==> flow/design.v <==
`timescale 1 ns / 1 ps
typedef enum logic [2:0] {OP_AND=3'h3, OP_ADD=3'h2, OP_XOR=3'h4, OP_MULT=3'h1, OP_NULL=3'h0} opcode;
module tinyalu (
	input  [7:0]  A,
	input  [7:0]  B,
	input  [2:0]  op,
	input         clk,
	input         reset_n,
	input         start,
	output        done,
	output [15:0] result
);
wire [15:0] 		result_aax, result_mult;
wire 				start_single, start_mult;
wire 				done_aax, done_mult;
assign start_single = start && ((op == OP_AND) || (op == OP_ADD) || (op == OP_XOR));
assign start_mult   = start && (op == OP_MULT);
single_cycle and_add_xor (
	.A,
	.B,
	.op,
	.clk,
	.reset_n,
	.start (start_single),
	.done  (done_aax    ),
	.result(result_aax  )
);
three_cycle mult (
	.A,
	.B,
	.op,
	.clk,
	.reset_n,
	.start (start_mult ),
	.done  (done_mult  ),
	.result(result_mult)
);
assign done = (op == OP_MULT) ? done_mult : done_aax;
assign result = (op == OP_MULT) ? result_mult :  result_aax;
endmodule
module single_cycle (
	input        [7:0]  A,
	input        [7:0]  B,
	input        [2:0]  op,
	input               clk,
	input               reset_n,
	input               start,
	output logic        done,
	output logic [15:0] result
);
always @(posedge clk) begin
	if (!reset_n) begin
		result <= '0;
	end else begin
		case(op)
			OP_ADD : result <= A + B;
			OP_AND : result <= A & B;
			OP_XOR : result <= A ^ B;
		endcase  
	end
end
always @(posedge clk) begin
	if (!reset_n) begin
		done <= 1'b0;
	end else begin
		done <=  ((start == 1'b1) && (op != OP_NULL));
	end
end
endmodule : single_cycle
module three_cycle (
	input        [7:0]  A,
	input        [7:0]  B,
	input        [2:0]  op,
	input               clk,
	input               reset_n,
	input               start,
	output logic        done,
	output logic [15:0] result
);
logic [7:0] 	a_int, b_int;
logic [15:0]	mult1, mult2;
logic			done1, done2, done3;
always @(posedge clk)
	if (!reset_n) begin
		done  <= 1'b0;
		done3 <= 1'b0;
		done2 <= 1'b0;
		done1 <= 1'b0;
		a_int <= '0;
		b_int <= '0;
		mult1 <= '0;
		mult2 <= '0;
		result<= '0;
	end else begin
		if (start) begin
			a_int  <= A;
			b_int  <= B;
			mult1  <= a_int * b_int;
			mult2  <= mult1;
			result <= mult2;
			done3  <= start & !done;
			done2  <= done3 & !done;
			done1  <= done2 & !done;
			done   <= done1 & !done;
		end
	end
endmodule : three_cycle
---- From RTL to reports: tinyalu ----
Tool output for the design above, in the order of the flow.
Line numbers count from 1 in the design file above.
Operators: Yosys type, input widths -> output width; for muxes data width and select width s.
Library cell names are shortened.
A cell with - has no value.
inputs
  design top .............................. tinyalu
  clock input ............................. clk
  cell library ............................ sky130hd
  library corner .......................... tt_025C_1v80

---- Elaborated design ----
Source: Yosys, flattened and elaborated, memories not mapped. Widths are those after wreduce. Registers that Yosys merges into a memory's read port (data or address) are not register bits. Print and check cells do not count. Equal cells are merged and count once.
bit counts
  bits in registers ....................... 85
  latch bits .............................. 0
  RAM bits ................................ 0
  ROM bits ................................ 0
  clocked read ports x word width ......... 0
  memories ................................ 0
  bits of input ports ..................... 22
  word-level cells ........................ 34
operators by class
  add/subtract/negate cells ............... 1
  multipliers ............................. 1
  divide/modulo/power cells ............... 0
  $lt $le $gt $ge ......................... 0
  equality and inequality tests ........... 4
  shift-type cells ........................ 0
  muxes and demuxes ....................... 3
  bitwise gates (word level) .............. 6
  reduce/logical cells .................... 8
operators with widths
  kind                number
  $mul 8x8->16        1
  $pmux 16 s3         1
  $mux 16             1
  $add 8x8->9         1
  $and 8x8->8         1
  $xor 8x8->8         1
  $eq 3x2->1 const B  2
  $reduce_bool 3->1   2
  $and 1x1->1         4
  $logic_and 1x1->1   3
  $eq 3x1->1 const B  1
  $eq 3x3->1 const B  1
  $logic_or 1x1->1    2
  $logic_not 1->1     1
  $mux 1              1

---- Longest topological paths ----
Yosys ltp: most cells in a row. Word level: on the elaborated netlist, between registers, memories and ports. Mapped: between sequential cells and ports; inverters and the memories' decode and read muxes count.
logic depth
  depth after elaboration ................. 5
  ABC_AREA ................................ 0
  gate-level depth with buffers ........... 15
  mapped depth without buffers ............ 15

---- Mapped cells and area ----
The flow's flattened synthesis, as Yosys stat reports it; memories are mapped. The netlist is that of the ABC_AREA named above (0 if unset); the other value can give another one.
Totals and module areas in this step are rounded.
cells by type
  type      number  total area (sq um)
  dfxtp_1   78      1.56E+03
  fa_1      37      740.71
  ha_1      44      550.528
  nand2_1   143     536.765
  a21boi_0  53      397.882
  and2_1    63      394.128
  inv_1     52      195.187
  mux2_2    12      135.13
  buf_2     16      80.077
  a21oi_1   15      75.072
  o21ai_0   14      70.067
  nor2b_1   10      62.56
  nand3_1   12      60.058
  o21a_1    8       60.058
  nor3_1    10      50.048
  a21o_1    6       45.043
  clkbuf_1  12      45.043
  o211ai_1  6       45.043
Other cell types: 48; their cells: 91.
synthesis totals
  mapped cells ............................ 682
  cell area after synthesis ............... 0.00581 sq mm
  area of sequential cells ................ 0.00156 sq mm
  flip-flops .............................. 78
  buffers ................................. 32
The figures by module come from a second, unflattened synthesis with its own total; it is not the netlist above.
unflattened totals
  cell total of the unflattened synthesis .. 613
  area (unflattened synthesis) ............ 0.00584 sq mm
Each row is one instance without its submodules.
modules
  module        times used  cells  area (sq mm)
  three_cycle   1           470    0.0046
  single_cycle  1           119    0.000945
  tinyalu       1           24     0.000297

---- Timing after synthesis ----
Path of least setup slack by OpenSTA after synthesis, without wires, with an ideal clock, recovery checks aside; 20% of the period is set as input and as output delay. Where synthesis merged equal registers, the netlist keeps one of their names.
timing path post-synthesis
  kind .................................... register to register
  start point ............................. register mult.b_int[7]
  end point ............................... register mult.mult1[15]
  period .................................. 5.4 ns
  arrival time ............................ 3.927 ns
  data required time ...................... 5.341 ns
  setup slack ............................. 1.414 ns
  path delay .............................. 3.986 ns
  stages .................................. 14
  path buffers ............................ 0
  synthesis period reached ................ 3.986 ns
"path delay" = arrival - input delay + setup time.
"stages": output pins that drive a net of the path, with the launching flip-flop's if there is one; two outputs of one cell count as two.
"synthesis period reached" = period - worst setup slack (recovery checks aside). The figure is calculated, with input and output delays left at 20% of the set period.
The rows between start and end are the longest chain of elaborated cells between them; the timing report does not say that the signal goes this way. Where chains are equally long, one stands for them.
Each line given opens the expression or statement behind the cell; cells for indexed reads and writes are added by Yosys, which also makes memories of some case tables.
on the way, post-synthesis
  cell sequence ........................... dfxtp_1 and2_1 fa_1 fa_1 fa_1 inv_1 fa_1 inv_1 ha_1 or2_1 a21oi_1 a31oi_1 a311o_1 nand2_1
  length of the longest elaborated chain .. 1
  elaborated cells on any way between the ends .. 1
  RTL lines with such cells ............... 1
  those cells by class .................... 1 x mul
RTL lines, path post-synthesis
  what             RTL line  source
  start, declared  80        logic [7:0] a_int, b_int;
  start, assigned  90        b_int <= '0;
  start, assigned  97        b_int <= B;
  $mul 8x8->16     98        mult1 <= a_int * b_int;
  end, assigned    91        mult1 <= '0;
  end, assigned    98
  end, declared    81        logic [15:0] mult1, mult2;

---- Timing after layout ----
From the final timing report of entry A: the path of least setup slack in the routed layout; clock arrival at registers is part of the times.
timing path after layout
  kind .................................... register to register
  start point ............................. register mult.b_int[7]
  end point ............................... register mult.mult1[12]
  period .................................. 4.39 ns
  arrival time ............................ 4.48 ns
  data required time ...................... 4.63 ns
  setup slack ............................. 0.15 ns
  stages .................................. 14
  path buffers ............................ 0
The rows between start and end are the longest chain of elaborated cells between them; the timing report does not say that the signal goes this way. Where chains are equally long, one stands for them.
on the way, after layout
  cell sequence ........................... dfxtp_4 and2_1 fa_1 fa_1 fa_1 inv_1 fa_1 inv_1 ha_1 nand2_1 o21ai_0 a41oi_1 xor2_1 o21ai_1
  length of the longest elaborated chain .. 1
  elaborated cells on any way between the ends .. 1
  RTL lines with such cells ............... 1
  those cells by class .................... 1 x mul
RTL lines, path after layout
  what             RTL line  source
  start, declared  80        logic [7:0] a_int, b_int;
  start, assigned  90        b_int <= '0;
  start, assigned  97        b_int <= B;
  $mul 8x8->16     98        mult1 <= a_int * b_int;
  end, assigned    91        mult1 <= '0;
  end, assigned    98
  end, declared    81        logic [15:0] mult1, mult2;

Add stored flow runs of tinyalu

Settings and measured results of 2 stored flow runs for module tinyalu (sky130hd), not sorted in any way. The constraints put input and output delay at 20% of the set period each and load the outputs with 0.01 pF.
"period achieved" = clock period - worst setup slack. The figure is calculated, with input and output delays left at 20% of the set period.
"critical setup path time": the worst setup path's part of the clock period (all of it between registers, 20% less for each end at a port) less its slack. A launch clock that arrives late makes it longer, a capture clock that arrives late makes it shorter.
The measured numbers are rounded.

---- entry A ----
settings
  period_ns = 4.39
  CORE_UTILIZATION = 67
  PLACE_DENSITY_LB_ADDON = 0.27
  CORE_ASPECT_RATIO = 0.78
  CELL_PAD_IN_SITES_DETAIL_PLACEMENT = 0
  GPL_TIMING_DRIVEN = 0
  GPL_ROUTABILITY_DRIVEN = 0
  CAP_MARGIN = 30
  SLEW_MARGIN = 30
  CORE_MARGIN = 2
results
  die footprint ........................... 0.00945 sq mm
  critical setup path time ................ 4.24 ns
  critical path type ...................... register to register
  utilization ............................. 79.7 %
  period achieved ......................... 4.237 ns
  setup slack of the critical path ........ 0.153 ns
  chip area after synthesis (Yosys) ....... 0.00581 sq mm

---- entry B ----
settings
  period_ns = 6.05
  CORE_UTILIZATION = 59
  PLACE_DENSITY = 0.81
  CELL_PAD_IN_SITES_GLOBAL_PLACEMENT = 0
  CELL_PAD_IN_SITES_DETAIL_PLACEMENT = 0
  TNS_END_PERCENT = 65
  ABC_AREA = 0
  GPL_TIMING_DRIVEN = 0
  CTS_CLUSTER_SIZE = 61
  MAX_ROUTING_LAYER = met5
  CAP_MARGIN = 20
  CORE_MARGIN = 2
  SLEW_MARGIN = 20
results
  die footprint ........................... 0.0107 sq mm
  critical setup path time ................ 2.26 ns
  critical path type ...................... input to output
  utilization ............................. 67.6 %
  period achieved ......................... 4.683 ns
  setup slack of the critical path ........ 1.37 ns
  chip area after synthesis (Yosys) ....... 0.00581 sq mm
